==> flow/design.v <==
module drawline(
        input logic clk, input logic rst_n,
        input logic [2:0] colour,
        input logic [7:0] x0, input logic [6:0] y0,
        input logic [7:0] x1, input logic [6:0] y1,
        input logic start, output logic done,
        output logic [7:0] vga_x, output logic [6:0] vga_y,
        output logic [2:0] vga_colour, output logic vga_plot
    );
    reg [31:0] dx, dy, sx, sy, err, tmp_dx, tmp_dy, e2;
    reg [1:0] state, out;
    reg [2:0] str_colour;
    reg [7:0] max_x, min_x, x;
    reg [6:0] max_y, min_y, y;
    assign { vga_x, vga_y, vga_colour } = { x, y, str_colour };
    assign { vga_plot, done } = out;
    always @(posedge clk) begin
        if (rst_n == 1'b0) begin
            state = 2'b00;
            x = 8'b0;
            y = 7'b0;
            str_colour = 3'b0;
            out = 2'b0;
        end else begin
            case ({state, start})
                {2'b00, 1'b1}: begin
                    state = 2'b10;
                    str_colour = colour;
                    tmp_dx = x1 - x0;
                    tmp_dy = -1 * (y1 - y0);
                    dx = (tmp_dx[31] == 1'b1) ? -1 * tmp_dx : tmp_dx;
                    dy = (tmp_dy[31] == 1'b1) ? tmp_dy : -1 * tmp_dy;
                    sx = (x0 < x1) ? 1 : -1;
                    sy = (y0 < y1) ? 1 : -1;
                    err = dx + dy;
                    x = x0;
                    y = y0;
                    out = 2'b10;
                end
                {2'b10, 1'b1}: begin
                   if (x == x1 && y == y1) begin
                       state = 2'b11;
                       out = 2'b01;
                   end else begin
                       e2 = 2 * err;
                        if ( e2 >= dy ) begin
                            err = err + dy;
                            x = x + sx;
                        end
                        if( e2 <= dx ) begin
                            err = err + dx;
                            y = y + sy;
                        end
                        out = (x < 0 || x > 159 || y < 0 || y > 119) ? 2'b0 : 2'b10;
                   end
                end
                {2'b11, 1'b1}: begin
                    out = 2'b01;
                end
                default: begin
                    state = 2'b00;
                    x = 8'b0;
                    y = 7'b0;
                    str_colour = 3'b0;
                    out = 2'b0;
                end
            endcase
        end
    end
endmodule
======== Step by step through the tools: drawline ========
What the tools print for drawline, step after step.
Line numbers count from 1 in the design file above.
Operators: Yosys type, input widths -> output width; for muxes data width and select width s.
Cell names lack the library's common part.
A cell with -- has no value.
set-up
  design top .............................. drawline
  clock ................................... clk
  cell library ............................ sky130hd
  corner .................................. tt_025C_1v80

======== Elaborated design ========
Counts by Yosys on the flattened word-level netlist (proc, flatten, opt, wreduce; memories kept). Register bits leave out memories and registers merged into their read ports (data or address). Print and check cells are left out. Cells with the same type and inputs are merged into one.
storage and ports
  input port bits ......................... 36
  flip-flop bits (word level) ............. 133
  cells after elaboration ................. 75
  output and inout bits ................... 20
cells by class
  reductions and logical operators ........ 10
  order comparisons ....................... 8
  equality and inequality tests ........... 7
  $mul .................................... 3
  add/subtract/negate cells ............... 7
  bitwise gates (word level) .............. 1
  multiplexer cells ....................... 29
operators with widths
  operator              count
  $mux 32               8
  $add 32x32->32        3
  $pmux 32 s2           1
  $mux 8                6
  $mux 7                6
  $ge 32x32->1          1
  $le 32x32->1          1
  $pmux 8 s3            1
  $pmux 7 s3            1
  $mul 1x9->10 const A  2
  $pmux 2 s3            2
  $mul 1x8->9 const A   1
  $sub 8x8->9           1
  $sub 7x7->8           1
  $lt 8x1->1 const B    1
  $add 8x8->8           1
  $lt 8x8->1            1
  $gt 8x8->1 const B    1
  $eq 8x8->1            1
  $lt 7x1->1 const B    1
  $add 7x7->7           1
  $lt 7x7->1            1
  $gt 7x7->1 const B    1
  $eq 7x7->1            1
  $reduce_and 2->1      3
  $eq 3x3->1 const B    2
  $pmux 3 s2            1
  $mux 2                3
Not listed: further kinds 8, cells in them 11.

======== Logic depth ========
Longest topological path by Yosys (ltp), each cell counted once; first at word level (registers and memories cut), then after technology mapping (sequential cells cut; the memories' decode and read muxes count).
depth
  depth in word-level cells ............... 12
  ABC_AREA ................................ 0
  gate-level depth with buffers ........... 26
  mapped depth without buffers ............ 26

======== Mapped cells and area ========
The flow's flattened synthesis, as Yosys stat reports it; memories are mapped. The netlist is that of the ABC_AREA named above (0 if unset); the other value can give another one.
cells by type
  cell type  count  area in all (um^2)
  ha_1       160    2,001.92
  edfxtp_1   53     1.59E+03
  xnor2_1    80     700.672
  a21oi_1    105    525.504
  dfxtp_1    22     440.422
  o21ai_0    73     365.35
  inv_1      88     330.317
  nand2_1    85     319.056
  nor2_1     82     307.795
  a21o_1     37     277.766
  fa_1       13     260.25
  mux2_2     20     225.216
  o21bai_1   27     202.694
  mux2i_1    20     200.192
  a211oi_1   24     180.173
  xor2_1     15     131.376
  o21a_1     16     120.115
  nand4_1    18     112.608
Other cell types: 72; their cells: 300.
synthesis totals
  cells in the netlist .................... 1,238
  cell area after synthesis ............... 10,502.6 um^2
  buffer cells ............................ 32
  flip-flop cells ......................... 75
  area of sequential cells ................ 2,031.9 um^2

======== Timing after synthesis ========
Source: OpenSTA report_checks on the synthesized netlist (no wires, ideal clock, input and output delay 20% of the period each), path of least setup slack; recovery checks are left aside. Register names are those of the netlist, which keeps one name where synthesis merged equal registers.
timing post-synthesis
  kind .................................... input -> register
  start point ............................. input port y0[1]
  end point ............................... register err[11]
  path delay .............................. 4,719 ps
  arrival ................................. 5,933 ps
  required time ........................... 7,110 ps
  input delay ............................. 1,474 ps
  launch time at the first pin ............ 1,474 ps
  setup time .............................. 260 ps
  clock period ............................ 7,370 ps
  driving pins on the path ................ 23
  setup slack ............................. 1,177 ps
  path buffers ............................ 0
  synthesis period reached ................ 6,193 ps
"path delay" = arrival - input delay + setup time.
"driving pins on the path": output pins that drive a net of the path, with the launching flip-flop's if there is one; two outputs of one cell count as two.
"synthesis period reached" = period - worst setup slack (recovery checks aside). The figure is calculated, with input and output delays left at 20% of the set period.
The rows between start and end are the longest chain of elaborated cells between them; the timing report does not say that the signal goes this way. Where chains are equally long, one stands for them.
Each line given opens the expression or statement behind the cell; cells for indexed reads and writes are added by Yosys, which also makes memories of some case tables.
At most two assigning lines are given for a register; there are more.
between the ends, post-synthesis
  cells stage by stage .................... inv_1 > ha_1 > nor2b_4 > o21a_1 > o21a_4 > o31a_1 > a2111oi_4 > o21a_1 > nor2_1 > nor2_1 > xor2_1 > ha_1 > a21o_1 > a21oi_1 > o21bai_1 > a21oi_1 > o21bai_1 > a21oi_1 > o21bai_1 > a21o_1 > a21o_1 > fa_1 > mux2_2
  length of the longest elaborated chain .. 6
  elaborated cells between the ends (all ways) .. 6
  source lines of those cells ............. 4
  classes of those cells .................. 2 x add/sub; 2 x mul; 2 x mux
ends and longest elaborated chain, post-synthesis
  what            RTL line  source
  from (decl)     4         input logic [7:0] x0, input logic [6:0] y0,
  $sub 7x7->8     30        tmp_dy = -1 * (y1 - y0);
  $mul 1x8->9     30
  $mul 1x9->10    32        dy = (tmp_dy[31] == 1'b1) ? tmp_dy : -1 * tmp_dy;
  $mux 32         32
  $add 32x32->32  35        err = dx + dy;
  $pmux 32 s2     25        case ({state, start})
  to (assign)     35
  to (assign)     47        err = err + dy;
  to (decl)       10        reg [31:0] dx, dy, sx, sy, err, tmp_dx, tmp_dy, e2;

======== Path in the finished layout ========
Path of least setup slack in the final report of run 1 (OpenROAD, finished layout, wires in). Where an end is a register, its clock arrival counts in the times.
The report prints the path's times to 10 ps; the period is as set.
timing after layout
  kind .................................... input -> register
  start point ............................. input port y0[1]
  end point ............................... register err[11]
  launch time at the first pin ............ 1,900 ps
  driving pins on the path ................ 24
  clock period ............................ 9,520 ps
  path buffers ............................ 1
  setup time .............................. 240 ps
  setup slack ............................. 2,130 ps
  input delay ............................. 1,900 ps
  required time ........................... 9,630 ps
  arrival ................................. 7,500 ps
The rows between start and end are the longest chain of elaborated cells between them; the timing report does not say that the signal goes this way. Where chains are equally long, one stands for them.
At most two assigning lines are given for a register; there are more.
between the ends, after layout
  cells stage by stage .................... clkdlybuf4s50_1 > inv_1 > ha_1 > nor2b_4 > o21a_1 > o21a_4 > o31a_1 > a2111oi_4 > o21a_1 > nor2_1 > nor2_1 > xor2_1 > ha_1 > a21o_1 > a21oi_1 > o21bai_1 > a21oi_1 > o21bai_1 > a21oi_1 > o21bai_1 > a21o_1 > a21o_1 > fa_1 > mux2_2
  length of the longest elaborated chain .. 6
  elaborated cells between the ends (all ways) .. 6
  source lines of those cells ............. 4
  classes of those cells .................. 2 x add/sub; 2 x mul; 2 x mux
ends and longest elaborated chain, after layout
  what            RTL line  source
  from (decl)     4         input logic [7:0] x0, input logic [6:0] y0,
  $sub 7x7->8     30        tmp_dy = -1 * (y1 - y0);
  $mul 1x8->9     30
  $mul 1x9->10    32        dy = (tmp_dy[31] == 1'b1) ? tmp_dy : -1 * tmp_dy;
  $mux 32         32
  $add 32x32->32  35        err = dx + dy;
  $pmux 32 s2     25        case ({state, start})
  to (assign)     35
  to (assign)     47        err = err + dy;
  to (decl)       10        reg [31:0] dx, dy, sx, sy, err, tmp_dx, tmp_dy, e2;

Subject: flow runs of drawline

Hi,

drawline through Yosys and OpenROAD on sky130hd: 2 stored runs, unordered, with their settings and measured results. The constraints put input and output delay at 20% of the set period each and load the outputs with 0.01 pF.
"period achieved" is the run's clock period less its worst setup slack. It is reckoned from that one timing run; input and output delays stay at 20% of the period that was set.
"time used up by the worst setup path" is the time allowed to the run's worst setup path (the clock period less input and output delay, where it has them) less its slack. Clock arrival times count: a late capture clock shortens it, a late launch clock lengthens it.
"total power of the final layout" is the tool's figure for a default switching activity; nothing was simulated.
"time used up by the worst setup path" is known to 10 ps.

---- run 1 ----
settings
  period_ns = 9.52
  CORE_UTILIZATION = 49
  PLACE_DENSITY_LB_ADDON = 0.11
  CORE_MARGIN = 5
  CTS_CLUSTER_SIZE = 39
  CAP_MARGIN = 15
  SLEW_MARGIN = 0
  MIN_ROUTING_LAYER = met1
results
  standard-cell area after routing ........ 11,712.5 um^2
  total power of the final layout ......... 2.142 mW
  period achieved ......................... 7,392 ps
  time used up by the worst setup path .... 5,490 ps
  kind of the worst setup path ............ input -> register
  full die area ........................... 24,461.0 um^2
  worst-case hold slack ................... 515 ps
  post-synthesis cell area ................ 10,502.6 um^2
  setup slack of the critical path ........ 2,128 ps
  final design utilization ................ 0.555
  total negative slack .................... 0 ps

---- run 2 ----
settings
  period_ns = 7.2
  CORE_UTILIZATION = 29
  SETUP_SLACK_MARGIN = -0.33
  PLACE_DENSITY = 0.57
  CORE_ASPECT_RATIO = 1.75
  TNS_END_PERCENT = 90
  ABC_AREA = 1
  GPL_TIMING_DRIVEN = 0
  CTS_CLUSTER_SIZE = 26
  CTS_CLUSTER_DIAMETER = 106
  SLEW_MARGIN = 15
  CAP_MARGIN = 20
  CORE_MARGIN = 2
results
  total power of the final layout ......... 2.842 mW
  setup slack of the critical path ........ 900 ps
  standard-cell area after routing ........ 12,703.4 um^2
  post-synthesis cell area ................ 11,174.5 um^2
  time used up by the worst setup path .... 4,860 ps
  kind of the worst setup path ............ input -> register
  full die area ........................... 40,180.1 um^2
  final design utilization ................ 0.333
  total negative slack .................... 0 ps
  worst-case hold slack ................... 512 ps
  period achieved ......................... 6,300 ps

Regards
