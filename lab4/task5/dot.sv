==> flow/design.v <==
module dot(input logic clk, input logic rst_n,
           output logic slave_waitrequest,
           input logic [3:0] slave_address,
           input logic slave_read, output logic [31:0] slave_readdata,
           input logic slave_write, input logic [31:0] slave_writedata,
           input logic master_waitrequest,
           output logic [31:0] master_address,
           output logic master_read, input logic [31:0] master_readdata, input logic master_readdatavalid,
           output logic master_write, output logic [31:0] master_writedata);
    logic done_dot, slave_waitrequest_out;
    logic [31:0] slave_readdata_out, 
                 weight_addr, vector_addr, vector_length, start_indicator,
                 stored_weight_addr, stored_vector_addr, stored_vector_length;
    logic start_dot, start_new_dot, master_read_out, sign_bit;
    logic [2:0] state;
    logic [31:0] master_address_out;
    logic signed [63:0] prod;
    integer count, weight_val, vector_val, sum, int_prod;
    assign slave_readdata = slave_readdata_out;
    assign slave_waitrequest = slave_waitrequest_out;
    always @(*) begin
        if (rst_n == 1'b0)
            slave_waitrequest_out = 1'b1;
        else
            if (state == 3'b001 || state == 3'b010 || state == 3'b011 || state == 3'b100 || state == 3'b101)
                slave_waitrequest_out = 1'b1;
            else
                slave_waitrequest_out = 1'b0;
    end
    always @(posedge clk)
        if (rst_n == 1'b0)
            slave_readdata_out <= 32'b0;
        else begin
            if (slave_read & (slave_address == 4'd0) & done_dot)
                slave_readdata_out <= sum;
            if (slave_write) begin
                if (slave_address == 4'd0) start_indicator <= slave_writedata;
                if (slave_address == 4'd2) weight_addr <= slave_writedata;
                if (slave_address == 4'd3) vector_addr <= slave_writedata;
                if (slave_address == 4'd5) vector_length <= slave_writedata;
            end
        end
    assign start_dot = slave_write && (slave_address == 4'd0);
    assign master_read = master_read_out;
    assign master_address = master_address_out;
    assign master_write = 1'b0;
    assign master_writedata = 32'bx;
    assign start_new_dot = (stored_weight_addr != weight_addr) || (stored_vector_addr != vector_addr) || (stored_vector_length != vector_length);
    assign sign_bit = weight_val[31] ^ vector_val[31];
    always @(posedge clk)
        if (rst_n == 1'b0) begin
            state = 3'b000;
            master_read_out = 1'b0;
            master_address_out = 32'bx;
            done_dot = 1'b0;
        end else
            case (state)
                3'b000: begin
                    done_dot = 1'b0;
                    master_read_out = 1'b0;
                    master_address_out = 32'bx;
                    count = 0;
                    sum = 0;
                    if (start_dot) begin
                        stored_weight_addr = weight_addr;
                        stored_vector_addr = vector_addr;
                        stored_vector_length = vector_length;
                        state = 3'b001;
                    end
                end
                3'b001: begin
                    if (count < stored_vector_length) begin
                        done_dot = 1'b0;
                        master_read_out = 1'b1;
                        master_address_out = stored_weight_addr + (count * 4);
                        state = 3'b010;
                    end else begin
                        state = 3'b110;
                        done_dot = 1'b1;
                    end
                end
                3'b010: begin
                    done_dot = 1'b0;
                    if (master_waitrequest == 1'b0) begin
                        master_read_out = 1'b0;
                        state = 3'b011;
                    end
                end
                3'b011: begin
                    done_dot = 1'b0;
                    if (master_readdatavalid == 1'b1) begin
                        master_read_out = 1'b1;
                        master_address_out = stored_vector_addr + (count * 4);
                        state = 3'b100;
                        weight_val = master_readdata;     
                    end
                end
                3'b100: begin
                    done_dot = 1'b0;
                    if (master_waitrequest == 1'b0) begin
                        master_read_out = 1'b0;
                        state = 3'b101;
                    end
                end
                3'b101: begin
                    done_dot = 1'b0;
                    if (master_readdatavalid == 1'b1) begin
                        master_read_out = 1'b0;
                        vector_val = master_readdata;
                        prod = weight_val * vector_val;  
                        if (prod[31] == 1'b1)
                            if (sign_bit == 1'b1)
                                int_prod = prod[63:32] - 1'b1;
                            else
                                int_prod = prod[63:32] + 1'b1;
                        else
                            int_prod = prod[63:32];
                        sum += int_prod;
                        count += 1;
                        state = 3'b001;
                    end
                end
                3'b110: begin
                    master_read_out = 1'b0;
                    master_address_out = 32'bx;
                    count = 0;
                    if (start_dot & start_new_dot) begin
                        sum = 0;
                        stored_weight_addr = weight_addr;
                        stored_vector_addr = vector_addr;
                        stored_vector_length = vector_length;
                        state = 3'b001;
                        done_dot = 1'b0;
                    end else
                        done_dot = 1'b1;
                end
                default: begin
                    master_read_out = 1'b0;
                    master_address_out = 32'bx;
                    done_dot = 1'b0;
                end
            endcase
endmodule: dot
Tool chain data of dot
The steps from the RTL of dot to its reports follow in flow order. Line numbers count from 1 in the design file above. Operators: Yosys type, input widths -> output width; for muxes data width and select width s. Cell names lack the library's common part. The mark n/a stands for no value.

Design top: dot. Clock port: clk. Library: sky130hd. Library corner: tt_025C_1v80.

Elaborated design
Source: Yosys, flattened and elaborated, memories not mapped. Widths are those after wreduce. Registers that Yosys merges into a memory's read port (data or address) are not register bits. Print and check cells do not count.

Under bits of input ports stands 74. For elaborated cells the number is 118. Output and inout bits: 99. For flip-flop bits (word level) the number is 389.

Add/sub/neg operators: 6. For multiplexer cells the number is 41. For $lt $le $gt $ge the number is 1. For $mul the number is 1. The figure for bitwise gates (word level) is 4. The figure for equal/unequal tests is 23. Under reduce/logical cells stands 27.

Operators with widths (count): $mul 32x32->64 (1); $mux 32 (17); $pmux 32 s2 (5); $add 32x32->32 (3); $ne 32x32->1 (3); $pmux 32 s3 (1); $add 32x1->32 const B (1); $sub 32x1->32 const B (1); $add 32x2->32 const B (1); $lt 32x32->1 (1); $reduce_and 3->1 (7); $pmux 3 s7 (1); $mux 3 (7); $ne 2x2->1 const B (8); $reduce_and 4->1 (3); $eq 3x3->1 const B (3); $eq 4x2->1 const B (2); $mux 1 (8); $reduce_and 7->1 (1); $reduce_bool 7->1 (1); $logic_or 1x1->1 (6); $eq 3x2->1 const B (2); $ne 3x3->1 const B (2); $reduce_bool 2->1 (2); $reduce_or 2->1 (2); $eq 4x3->1 const B (1); $logic_not 4->1 (1); $pmux 1 s4 (1).

Not listed: further kinds 9, cells in them 11.

Depth
Longest topological path by Yosys (ltp), each cell counted once; first at word level (registers and memories cut), then after technology mapping (sequential cells cut; the memories' decode and read muxes count).

The entry for depth in word-level cells reads 10. For ABC_AREA the number is 1. For gate-level depth with buffers the number is 59. Under depth with buffers taken out stands 58.

After synthesis
Yosys stat after the flow's synthesis: flattened, memories mapped to cells. It holds for the ABC_AREA given above (unset counts as 0); a run with the other value may have another netlist. Totals and module areas in this step are rounded.

Cell types: fa_1 (count 1084, total area 2.17E+04 um^2); edfxtp_1 (count 321, total area 9.64E+03 um^2); inv_1 (count 1779, total area 6.68E+03 um^2); nand2_1 (count 1469, total area 5.51E+03 um^2); ha_1 (count 304, total area 3.8E+03 um^2); a21oi_1 (count 286, total area 1.43E+03 um^2); o21ai_0 (count 187, total area 935.898 um^2); dfxtp_1 (count 41, total area 820.787 um^2); clkbuf_1 (count 218, total area 818.285 um^2); xnor2_1 (count 89, total area 779.498 um^2); nor2_1 (count 207, total area 776.995 um^2); xor2_1 (count 80, total area 700.672 um^2); nand3_1 (count 71, total area 355.341 um^2); or2_2 (count 41, total area 256.496 um^2); buf_4 (count 34, total area 255.245 um^2); nand4_1 (count 37, total area 231.472 um^2); nor3_1 (count 40, total area 200.192 um^2); o21a_1 (count 22, total area 165.158 um^2).

Other cell types: 39; their cells: 178.

For sequential area the number is 10460 um^2. Under mapped area stands 56350 um^2. For mapped cells the number is 6488. The entry for flip-flops reads 362. Under buffers stands 256.

Path before layout
Path of least setup slack by OpenSTA after synthesis, without wires, with an ideal clock, recovery checks aside; 20% of the period is set as input and as output delay. Where synthesis merged equal registers, the netlist keeps one of their names.

Path kind: input -> register. From: in master_readdata[3]. To: reg sum[31]. Delay of the path: 9.980 ns. The figure for setup time is 0.253 ns. For buffers on the path the number is 1. The figure for time at the first pin is 2.540 ns. For input delay the number is 2.540 ns. The figure for stages on the path is 46. For arrival the number is 12.267 ns. The entry for period reads 12.7 ns. Required time: 12.447 ns. Under slack stands 0.180 ns. Under synthesis period reached stands 12.52 ns.

"delay of the path" is the arrival time less input delay plus setup time. "stages on the path" counts driving pins, that of a launching flip-flop among them; a cell with two outputs on the path counts twice. "synthesis period reached" is the clock period less the worst setup slack; recovery checks do not enter. This is arithmetic on one report: input and output delays are still those of the set period (20% each). The rows between start and end are the longest chain of elaborated cells between them; the timing report does not say that the signal goes this way. Where chains are equally long, one stands for them. A line is the first line of the expression or statement that the cell stems from. Yosys adds cells for indexed reads and writes and turns some case tables into memories.

Cells stage by stage: clkbuf_1 -> nand2_1 -> inv_1 -> fa_1 -> inv_1 -> fa_1 -> inv_1 -> fa_1 -> fa_1 -> inv_1 -> fa_1 -> inv_1 -> fa_1 -> fa_1 -> fa_1 -> ha_1 -> a21oi_1 -> inv_1 -> [... 10 more ...] -> nand3_1 -> a21oi_1 -> xor2_1 -> o21ai_0 -> ha_1 -> a21oi_1 -> o21ai_0 -> a22oi_1 -> o211ai_1 -> a21oi_1 -> inv_1 -> nand2_1 -> nand2_1 -> nand3b_1 -> nand2_1 -> nand2_1 -> nand2_1 -> nor2_1. Length of the longest elaborated chain: 10. Elaborated cells between the ends (all ways): 11. The figure for source lines of those cells is 9. Classes of those cells: add/sub (3); mul (1); mux (7).

RTL lines, path post-synthesis: from (decl) (line 8) `output logic master_read, input logic [31:0] master_readdata, input logic master_readdatavalid,`; $mul 32x32->64 (line 110) `prod = weight_val * vector_val;`; $add 32x1->32 (line 115) `int_prod = prod[63:32] + 1'b1;`; $mux 32 (line 112) `if (sign_bit == 1'b1)`; $mux 32 (line 111) `if (prod[31] == 1'b1)`; $mux 32 (line 107) `if (master_readdatavalid == 1'b1) begin`; $mux 32 (line 57) `case (state)`; $mux 32 (line 51) `if (rst_n == 1'b0) begin`; $add 32x32->32 (line 118) `sum += int_prod;`; $mux 32 (line 107); $pmux 32 s3 (line 57); to (assign) (line 63) `sum = 0;`; to (assign) (line 128) `sum = 0;`; to (decl) (line 18) `integer count, weight_val, vector_val, sum, int_prod;`.

Timing after layout
Path of least setup slack in the final report of record 1 (OpenROAD, finished layout, wires in). Where an end is a register, its clock arrival counts in the times.

Path kind: input -> register. From: in master_readdata[4]. To: reg sum[31]. Under slack stands -2.05 ns. The figure for setup time is 0.18 ns. The entry for period reads 9.17 ns. For input delay the number is 1.83 ns. For buffers on the path the number is 5. For arrival the number is 11.70 ns. The figure for stages on the path is 52. Required time: 9.64 ns. The figure for time at the first pin is 1.83 ns.

The rows between start and end are the longest chain of elaborated cells between them; the timing report does not say that the signal goes this way. Where chains are equally long, one stands for them.

Cells stage by stage: clkbuf_4 -> bufbuf_16 -> nand2_4 -> inv_2 -> fa_1 -> inv_2 -> fa_1 -> inv_1 -> fa_2 -> buf_6 -> fa_2 -> buf_6 -> fa_1 -> inv_1 -> fa_1 -> fa_1 -> inv_1 -> fa_1 -> [... 16 more ...] -> nand3_2 -> a21oi_2 -> xor2_1 -> o21ai_2 -> ha_4 -> a21oi_4 -> o21ai_2 -> a22oi_1 -> o211ai_1 -> a21oi_1 -> inv_1 -> nand2_1 -> nand2_2 -> nand3b_1 -> nand2_1 -> nand2_1 -> nand2_1 -> nor2_1. Length of the longest elaborated chain: 10. Elaborated cells between the ends (all ways): 11. The figure for source lines of those cells is 9. Classes of those cells: add/sub (3); mul (1); mux (7).

RTL lines, path post-layout: from (decl) (line 8) `output logic master_read, input logic [31:0] master_readdata, input logic master_readdatavalid,`; $mul 32x32->64 (line 110) `prod = weight_val * vector_val;`; $add 32x1->32 (line 115) `int_prod = prod[63:32] + 1'b1;`; $mux 32 (line 112) `if (sign_bit == 1'b1)`; $mux 32 (line 111) `if (prod[31] == 1'b1)`; $mux 32 (line 107) `if (master_readdatavalid == 1'b1) begin`; $mux 32 (line 57) `case (state)`; $mux 32 (line 51) `if (rst_n == 1'b0) begin`; $add 32x32->32 (line 118) `sum += int_prod;`; $mux 32 (line 107); $pmux 32 s3 (line 57); to (assign) (line 63) `sum = 0;`; to (assign) (line 128) `sum = 0;`; to (decl) (line 18) `integer count, weight_val, vector_val, sum, int_prod;`.

Hand-over note for dot

2 stored runs of dot in the flow (synthesis by Yosys, layout by OpenROAD, sky130hd cells), in arbitrary order. Constraints: input delay and output delay 20% of the set period each, output load 0.01 pF. "achieved period": clock period set for the run, less the worst setup slack. It is reckoned from that one timing run; input and output delays stay at 20% of the period that was set. "allowed time less slack (worst setup path)" is the time allowed to the run's worst setup path (the clock period less input and output delay, where it has them) less its slack. Clock arrival times count: a late capture clock shortens it, a late launch clock lengthens it. Values from the reports are rounded here.

Files of record 1:
==> flow/run.sh <==
#!/bin/bash
# the make line also repeats the synthesis and layout settings of config.mk as NAME=value (left out here)
make -C /OpenROAD-flow-scripts/flow DESIGN_CONFIG=/design/flow/config.mk WORK_HOME=/design/flow/orfs CLKGATE_MAP_FILE= finish
==> flow/config.mk <==
export PLATFORM = sky130hd
export DESIGN_NAME = dot
export DESIGN_NICKNAME = dot
export VERILOG_FILES = /design/flow/design.v
export SDC_FILE = /design/flow/constraint.sdc
export NUM_CORES = 4
export LEC_CHECK = 0
export ABC_AREA = 1
export CAP_MARGIN = 20
export CORE_MARGIN = 2
export CORE_UTILIZATION = 52
export CTS_CLUSTER_DIAMETER = 305
export CTS_CLUSTER_SIZE = 81
export GPL_ROUTABILITY_DRIVEN = 1
export MIN_ROUTING_LAYER = met1
export PLACE_DENSITY_LB_ADDON = 0.03
export SETUP_SLACK_MARGIN = 0.8
export SLEW_MARGIN = 20
export TNS_END_PERCENT = 5
==> flow/constraint.sdc <==
create_clock -name core_clock -period 9.17 [get_ports {clk}]
set_input_delay 1.8340 -clock core_clock [delete_from_list [all_inputs] [get_ports {clk}]]
set_output_delay 1.8340 -clock core_clock [all_outputs]
set_load 0.01 [all_outputs]

Results of record 1. The measured standard-cell area after layout is 68450 um^2. For the allowed time less slack (worst setup path) the run shows 9.39 ns. Kind of the worst setup path: input -> register. The achieved period stands at 11.225 ns. The final setup TNS reads -43.30 ns. The chip area in the Yosys report reads 56350 um^2. The lowest hold slack comes to 0.465 ns. The measured post-route utilization is 63.8 %. For the worst setup slack after layout the run shows -2.055 ns. The die outline area reads 111000 um^2.

Files of record 2:
==> flow/run.sh <==
#!/bin/bash
# the make line also repeats the synthesis and layout settings of config.mk as NAME=value (left out here)
make -C /OpenROAD-flow-scripts/flow DESIGN_CONFIG=/design/flow/config.mk WORK_HOME=/design/flow/orfs CLKGATE_MAP_FILE= finish
==> flow/config.mk <==
export PLATFORM = sky130hd
export DESIGN_NAME = dot
export DESIGN_NICKNAME = dot
export VERILOG_FILES = /design/flow/design.v
export SDC_FILE = /design/flow/constraint.sdc
export NUM_CORES = 4
export LEC_CHECK = 0
export ABC_AREA = 0
export CAP_MARGIN = 10
export CORE_ASPECT_RATIO = 1.8
export CORE_MARGIN = 2
export CORE_UTILIZATION = 49
export CTS_CLUSTER_SIZE = 18
export HOLD_SLACK_MARGIN = -0.07
export PLACE_DENSITY_LB_ADDON = 0.15
export SETUP_SLACK_MARGIN = 3.89
export SLEW_MARGIN = 5
==> flow/constraint.sdc <==
create_clock -name core_clock -period 15.7 [get_ports {clk}]
set_input_delay 3.1400 -clock core_clock [delete_from_list [all_inputs] [get_ports {clk}]]
set_output_delay 3.1400 -clock core_clock [all_outputs]
set_load 0.01 [all_outputs]

Results of record 2. The measured standard-cell area after layout is 61660 um^2. For the allowed time less slack (worst setup path) the run shows 10.91 ns. Kind of the worst setup path: input -> register. The achieved period stands at 14.054 ns. The final setup TNS reads 0.000 ns. The chip area in the Yosys report reads 54110 um^2. The lowest hold slack comes to 0.439 ns. The measured post-route utilization is 56.3 %. For the worst setup slack after layout the run shows 1.646 ns. The die outline area reads 113200 um^2.

End of note.
