==> flow/design.v <==
module prga(input logic clk, input logic rst_n,
            input logic en, output logic rdy,
            input logic [23:0] key,
            output logic [7:0] s_addr, input logic [7:0] s_rddata, output logic [7:0] s_wrdata, output logic s_wren,
            output logic [7:0] ct_addr, input logic [7:0] ct_rddata,
            output logic [7:0] pt_addr, input logic [7:0] pt_rddata, output logic [7:0] pt_wrdata, output logic pt_wren);
    logic rdy_out;
    logic [3:0] state;
    logic [7:0] ct_addr_out, i, j, k, I, pad_i, message_length;
    logic [16:0] s_out, pt_out;
    logic [7:0] pad [255:0];
    logic [7:0] ct_mem [255:0];
    assign rdy = rdy_out;
    assign ct_addr = ct_addr_out;
    assign { s_addr, s_wrdata, s_wren } = s_out;
    assign { pt_addr, pt_wrdata, pt_wren } = pt_out;
    always @(posedge clk) begin
        rdy_out <= (rst_n == 1'b1) & (state == 4'b0000) & (en == 1'b0);
    end
    always @(posedge clk) begin
        if (rst_n == 1'b0) begin
            i <= 8'b0; j <= 8'b0; k <= 8'b0;
            state <= 4'b0000;
            ct_addr_out <= 8'b0;
            s_out <= 17'b0;
            pt_out <= 17'b0;
        end else
            case (state)
                4'b0000: begin
                    i <= 8'b0; j <= 8'b0; k <= 8'b0;
                    ct_addr_out <= 8'b0;
                    s_out <= 17'b0;
                    pt_out <= 17'b0;
                    if (en == 1'b1) begin
                        state <= 4'b0001;
                        message_length <= ct_rddata;
                        ct_mem[k] <= ct_rddata;
                    end
                end
                4'b0001: begin
                    if (k < message_length) begin
                        i <= i + 8'b1;
                        state <= 4'b0010;
                        ct_addr_out <= k + 8'b1;
                        s_out <= { i + 8'b1, 8'bx, 1'b0 };
                        pt_out <= 17'b0;
                    end else begin
                        i <= 8'b0; j <= 8'b0; k <= 8'b0;
                        state <= 4'b1010;
                        ct_addr_out <= 8'b0;
                        s_out <= 17'b0;
                        pt_out <= { 8'b0, message_length, 1'b1 };
                    end
                end
                4'b0010: begin
                    state <= 4'b0011;
                end
                4'b0011: begin
                    ct_mem[k + 8'b1] <= ct_rddata;
                    I <= s_rddata;
                    j <= j + s_rddata;
                    state <= 4'b0100;
                    ct_addr_out <= 8'b0;
                    s_out <= { j + s_rddata, 8'bx, 1'b0 };
                    pt_out <= 17'b0;
                end
                4'b0100: begin
                    state <= 4'b0101;
                end
                4'b0101: begin
                    pad_i <= I + s_rddata;
                    state <= 4'b0110;
                    ct_addr_out <= 8'b0;
                    s_out <= { i, s_rddata, 1'b1 };
                    pt_out <= 17'b0;
                end
                4'b0110: begin
                    state <= 4'b0111;
                    ct_addr_out <= 8'b0;
                    s_out <= { j, I, 1'b1 };
                    pt_out <= 17'b0;
                end
                4'b0111: begin
                    state <= 4'b1000;
                    ct_addr_out <= 8'b0;
                    s_out <= { pad_i, 8'bx, 1'b0 };
                    pt_out <= 17'b0;
                end
                4'b1000: begin
                    state <= 4'b1001;
                end
                4'b1001: begin
                    k <= k + 8'b1;
                    pad[k] <= s_rddata;
                    state <= 4'b0001;
                    ct_addr_out <= 8'b0;
                    s_out <= 17'b0;
                    pt_out <= 17'b0;
                end
                4'b1010: begin
                    if (k < message_length) begin
                        k <= k + 8'b1;
                        ct_addr_out <= 8'b0;
                        s_out <= 17'b0;
                        pt_out <= { k + 8'b1, pad[k] ^ ct_mem[k + 8'b1], 1'b1 };
                    end else begin
                        i <= 8'b0; j <= 8'b0; k <= 8'b0;
                        state <= 4'b0000;
                        ct_addr_out <= 8'b0;
                        s_out <= 17'b0;
                        pt_out <= 17'b0;
                    end
                end
                default: begin
                    i <= 8'b0; j <= 8'b0; k <= 8'b0;
                    state <= 4'b0000;
                    ct_addr_out <= 8'b0;
                    s_out <= 17'b0;
                    pt_out <= 17'b0;
                end
            endcase
    end
endmodule: prga
## Step by step through the tools: prga

The steps from the RTL of prga to its reports follow in flow order.
Line numbers count from 1 in the design file above.
A cell with - has no value.

| set-up | value |
|---|---|
| top module | prga |
| clock | clk |
| standard-cell library | sky130hd |
| corner | tt_025C_1v80 |

## Word-level counts

Yosys after proc, flatten, opt, wreduce and memory -nomap, before mapping. Print and check cells are not counted. Equal cells are merged and count once.
Yosys's memory passes give these memory sizes; they may raise the number of words (mostly to a power of two), join words into wider ones and drop unused or constant bits.

| bit counts | value |
|---|---|
| RAM bits | 4096 |
| memory cells | 2 |
| clocked read ports x word width | 8 |
| register bits after elaboration | 95 |

| cells by class | value |
|---|---|
| $add $sub $neg | 4 |
| bitwise logic cells | 7 |
| reduce/logical cells | 14 |
| multiplexer cells | 42 |
| equal/unequal tests | 14 |
| $lt $le $gt $ge | 1 |

Memories:

| memory | words | bits a word | read ports | wr ports | line | source |
|---|---|---|---|---|---|---|
| ct_mem | 256 | 8 | 1 | 1 | 12 | `logic [7:0] ct_mem [255:0];` |
| pad | 256 | 8 | 1 | 1 | 11 | `logic [7:0] pad [255:0];` |

Operator list:

| kind | count |
|---|---|
| 2-to-1 mux 8 bit | 21 |
| case mux 17 bit (select 6 bit) | 1 |
| case mux 17 bit (select 3 bit) | 1 |
| case mux 8 bit (select 3 bit) | 2 |
| case mux 4 bit (select 11 bit) | 1 |
| 2-to-1 mux 17 bit | 2 |
| case mux 8 bit (select 4 bit) | 1 |
| == test 4 x 3 -> 1 bit (second input constant) | 4 |
| adder 8 x 1 -> 8 bit (second input constant) | 2 |
| adder 8 bit | 2 |
| OR reduction 8 bit | 2 |
| case mux 8 bit (select 2 bit) | 1 |
| OR reduction 7 bit | 2 |
| AND reduction 2 bit | 6 |
| == test 4 bit (second input constant) | 3 |
| 2-to-1 mux 4 bit | 3 |
| 2-to-1 mux 9 bit | 1 |
| inequality test 2 bit (second input constant) | 4 |
| == test 4 x 2 -> 1 bit (second input constant) | 2 |
| < comparator 8 bit | 1 |
| bitwise XOR 8 bit | 1 |
| 2-to-1 mux 1 bit | 8 |
| NOT 1 bit | 4 |
| == test 4 x 1 -> 1 bit (second input constant) | 1 |
| logical NOT 4 bit | 1 |
| AND reduction 3 bit | 1 |
| OR reduction 3 bit | 1 |
| AND 1 bit | 2 |
| OR reduction 2 bit | 1 |

## Depth

Longest topological path by Yosys (ltp), each cell counted once; first at word level (registers and memories cut), then after technology mapping (sequential cells cut; the memories' decode and read muxes count).

| logic depth | value |
|---|---|
| depth in word-level cells | 6 |
| ABC_AREA | 0 |
| mapped depth | 18 |
| mapped depth without buffers | 11 |

## Synthesis result

Yosys stat after the flow's synthesis: flattened, memories mapped to cells. It holds for the ABC_AREA given above (unset counts as 0); a run with the other value may have another netlist.

Cells by type:

| cell | count | area in all (um2) |
|---|---|---|
| sky130_fd_sc_hd__edfxtp_1 | 4120 | 1.24E+05 |
| sky130_fd_sc_hd__mux4_2 | 1196 | 2.69E+04 |
| sky130_fd_sc_hd__nor2_1 | 592 | 2.22E+03 |
| sky130_fd_sc_hd__dfxtp_1 | 86 | 1.72E+03 |
| sky130_fd_sc_hd__mux2i_1 | 92 | 920.883 |
| sky130_fd_sc_hd__clkbuf_1 | 224 | 840.806 |
| sky130_fd_sc_hd__a22oi_1 | 106 | 795.763 |
| sky130_fd_sc_hd__nand2_1 | 162 | 608.083 |
| sky130_fd_sc_hd__buf_2 | 104 | 520.499 |
| sky130_fd_sc_hd__buf_4 | 49 | 367.853 |
| sky130_fd_sc_hd__buf_6 | 31 | 349.085 |
| sky130_fd_sc_hd__mux2_2 | 29 | 326.563 |
| sky130_fd_sc_hd__ha_1 | 26 | 325.312 |
| sky130_fd_sc_hd__o22ai_1 | 49 | 306.544 |
| sky130_fd_sc_hd__a21oi_1 | 48 | 240.23 |
| sky130_fd_sc_hd__a221oi_1 | 27 | 236.477 |
| sky130_fd_sc_hd__nand3_1 | 36 | 180.173 |
| sky130_fd_sc_hd__a22o_1 | 20 | 175.168 |

Not listed: further types 55, cells in them 353.

| synthesis totals | value |
|---|---|
| mapped flip-flops | 4206 |
| cell count | 7350 |
| chip area (Yosys) | 163237.8 um2 |

## Timing after synthesis

Source: OpenSTA report_checks on the synthesized netlist (no wires, ideal clock, input and output delay 20% of the period each), path of least setup slack; recovery checks are left aside. Register names are those of the netlist, which keeps one name where synthesis merged equal registers.

| path post-synthesis | value |
|---|---|
| path kind | register to register |
| start | register k[0] |
| end | register pt_out[1] |
| period | 6.31 ns |
| arrival | 3.979 ns |
| setup slack | 2.207 ns |
| launch time at the first pin | 0.000 ns |
| setup time | 0.124 ns |
| driving pins on the path | 19 |
| path delay | 4.103 ns |
| data required time | 6.186 ns |
| synthesis period reached | 4.103 ns |

"path delay" is the arrival time less input delay plus setup time.
"driving pins on the path": output pins that drive a net of the path, with the launching flip-flop's if there is one; two outputs of one cell count as two.
"synthesis period reached" = period - worst setup slack (recovery checks aside). The figure is calculated, with input and output delays left at 20% of the set period.
Between the ends stands the longest chain of elaborated cells between them, by number of cells; it is not shown to be the way that was timed. Of several equally long chains one is given.
Each line given opens the expression or statement behind the cell; cells for indexed reads and writes are added by Yosys, which also makes memories of some case tables.
A memory read counts as a cell of the chain, while the word-level depth stops at memories.
A register here has more assigning lines than the two given.

| between the ends, post-synthesis | value |
|---|---|
| cells stage by stage | sky130_fd_sc_hd__dfxtp_1 -> sky130_fd_sc_hd__buf_6 -> sky130_fd_sc_hd__buf_6 -> sky130_fd_sc_hd__buf_4 -> sky130_fd_sc_hd__buf_2 -> sky130_fd_sc_hd__inv_1 -> sky130_fd_sc_hd__ha_1 -> sky130_fd_sc_hd__clkbuf_1 -> sky130_fd_sc_hd__buf_2 -> sky130_fd_sc_hd__clkbuf_1 -> sky130_fd_sc_hd__clkbuf_1 -> sky130_fd_sc_hd__mux4_2 -> sky130_fd_sc_hd__mux4_2 -> sky130_fd_sc_hd__a22oi_1 -> sky130_fd_sc_hd__nand2_1 -> sky130_fd_sc_hd__a22oi_1 -> sky130_fd_sc_hd__o221ai_1 -> sky130_fd_sc_hd__xnor2_1 -> sky130_fd_sc_hd__o21ai_1 |
| cells in the longest elaborated chain | 5 |

RTL lines, path post-synthesis:

| element | line | source |
|---|---|---|
| start, declared | 9 | `logic [7:0] ct_addr_out, i, j, k, I, pad_i, message_length;` |
| start, assigned | 93 | `k <= k + 8'b1;` |
| start, assigned | 102 | `k <= k + 8'b1;` |
| adder 8 x 1 -> 8 bit | 105 | `pt_out <= { k + 8'b1, pad[k] ^ ct_mem[k + 8'b1], 1'b1 };` |
| memory (256 x 8 bit) | 12 | `logic [7:0] ct_mem [255:0];` |
| bitwise XOR 8 bit | 105 |  |
| 2-to-1 mux 17 bit | 101 | `if (k < message_length) begin` |
| case mux 17 bit (select 3 bit) | 28 | `case (state)` |
| end, assigned | 52 | `pt_out <= { 8'b0, message_length, 1'b1 };` |
| end, assigned | 105 |  |
| end, declared | 10 | `logic [16:0] s_out, pt_out;` |

## Timing after layout

Path of least setup slack in the final report of record 1 (OpenROAD, finished layout, wires in). Where an end is a register, its clock arrival counts in the times.

| path after layout | value |
|---|---|
| path kind | register to register |
| start | register k[0] |
| end | register pt_out[8] |
| period | 5.4 ns |
| driving pins on the path | 11 |
| setup time | 0.12 ns |
| arrival | 5.93 ns |
| setup slack | 0.26 ns |
| launch time at the first pin | 0.92 ns |
| data required time | 6.19 ns |

Between the ends stands the longest chain of elaborated cells between them, by number of cells; it is not shown to be the way that was timed. Of several equally long chains one is given.
A memory read counts as a cell of the chain, while the word-level depth stops at memories.
A register here has more assigning lines than the two given.

| between the ends, after layout | value |
|---|---|
| cells stage by stage | sky130_fd_sc_hd__dfxtp_4 -> sky130_fd_sc_hd__inv_1 -> sky130_fd_sc_hd__ha_4 -> sky130_fd_sc_hd__buf_12 -> sky130_fd_sc_hd__mux4_2 -> sky130_fd_sc_hd__mux4_2 -> sky130_fd_sc_hd__a22o_1 -> sky130_fd_sc_hd__a221oi_1 -> sky130_fd_sc_hd__o221ai_1 -> sky130_fd_sc_hd__xor2_1 -> sky130_fd_sc_hd__o21ai_1 |
| cells in the longest elaborated chain | 5 |

RTL lines, path after layout:

| element | line | source |
|---|---|---|
| start, declared | 9 | `logic [7:0] ct_addr_out, i, j, k, I, pad_i, message_length;` |
| start, assigned | 93 | `k <= k + 8'b1;` |
| start, assigned | 102 | `k <= k + 8'b1;` |
| adder 8 x 1 -> 8 bit | 105 | `pt_out <= { k + 8'b1, pad[k] ^ ct_mem[k + 8'b1], 1'b1 };` |
| memory (256 x 8 bit) | 12 | `logic [7:0] ct_mem [255:0];` |
| bitwise XOR 8 bit | 105 |  |
| 2-to-1 mux 17 bit | 101 | `if (k < message_length) begin` |
| case mux 17 bit (select 3 bit) | 28 | `case (state)` |
| end, assigned | 52 | `pt_out <= { 8'b0, message_length, 1'b1 };` |
| end, assigned | 105 |  |
| end, declared | 10 | `logic [16:0] s_out, pt_out;` |

Appendix: measured runs

Design prga on sky130hd. What follows are 2 stored runs of the flow, each under its own settings; their order means nothing. The constraints put input and output delay at 20% of the set period each and load the outputs with 0.01 pF.
"reached clock period" is the run's clock period less its worst setup slack. It is reckoned from that one timing run; input and output delays stay at 20% of the period that was set.
"allowed time less slack (worst setup path)" means the part of the period allowed to the worst setup path (the constraints hold back 20% at inputs and 20% at outputs) less its slack; where the path has registers, the arrival times of their clocks count too.
"power consumption" rests on the timing tool's default activity at the inputs, not on a simulated workload.

#### Record 1

| setting | value |
|---|---|
| period_ns | `5.4` |
| CAP_MARGIN | `20` |
| CORE_MARGIN | `2` |
| CORE_UTILIZATION | `40` |
| SLEW_MARGIN | `20` |

| result | value |
|---|---|
| standard-cell area of the final layout | 184020.0 um2 |
| reached clock period | 5.142 ns |
| power consumption | 64.692 mW |
| setup TNS | 0.000 ns |
| lowest setup slack | 0.258 ns |
| synthesis area | 163237.8 um2 |
| allowed time less slack (worst setup path) | 5.14 ns |
| worst path kind | register to register |
| utilization after routing | 45.3 % |
| area inside the die boundary | 413218.0 um2 |
| post-route worst hold slack | 0.462 ns |

#### Record 2

| setting | value |
|---|---|
| period_ns | `4.19` |
| CORE_UTILIZATION | `36` |
| SETUP_SLACK_MARGIN | `1.14` |
| PLACE_DENSITY_LB_ADDON | `0.22` |
| CORE_MARGIN | `7` |
| TNS_END_PERCENT | `5` |
| GPL_TIMING_DRIVEN | `1` |
| GPL_ROUTABILITY_DRIVEN | `1` |
| CTS_CLUSTER_DIAMETER | `301` |
| MAX_ROUTING_LAYER | `met4` |
| CAP_MARGIN | `20` |
| SLEW_MARGIN | `20` |

| result | value |
|---|---|
| standard-cell area of the final layout | 193232.0 um2 |
| reached clock period | 3.575 ns |
| power consumption | 83.431 mW |
| setup TNS | 0.000 ns |
| lowest setup slack | 0.615 ns |
| synthesis area | 163237.8 um2 |
| allowed time less slack (worst setup path) | 3.57 ns |
| worst path kind | register to register |
| utilization after routing | 42.7 % |
| area inside the die boundary | 472491.0 um2 |
| post-route worst hold slack | 0.203 ns |
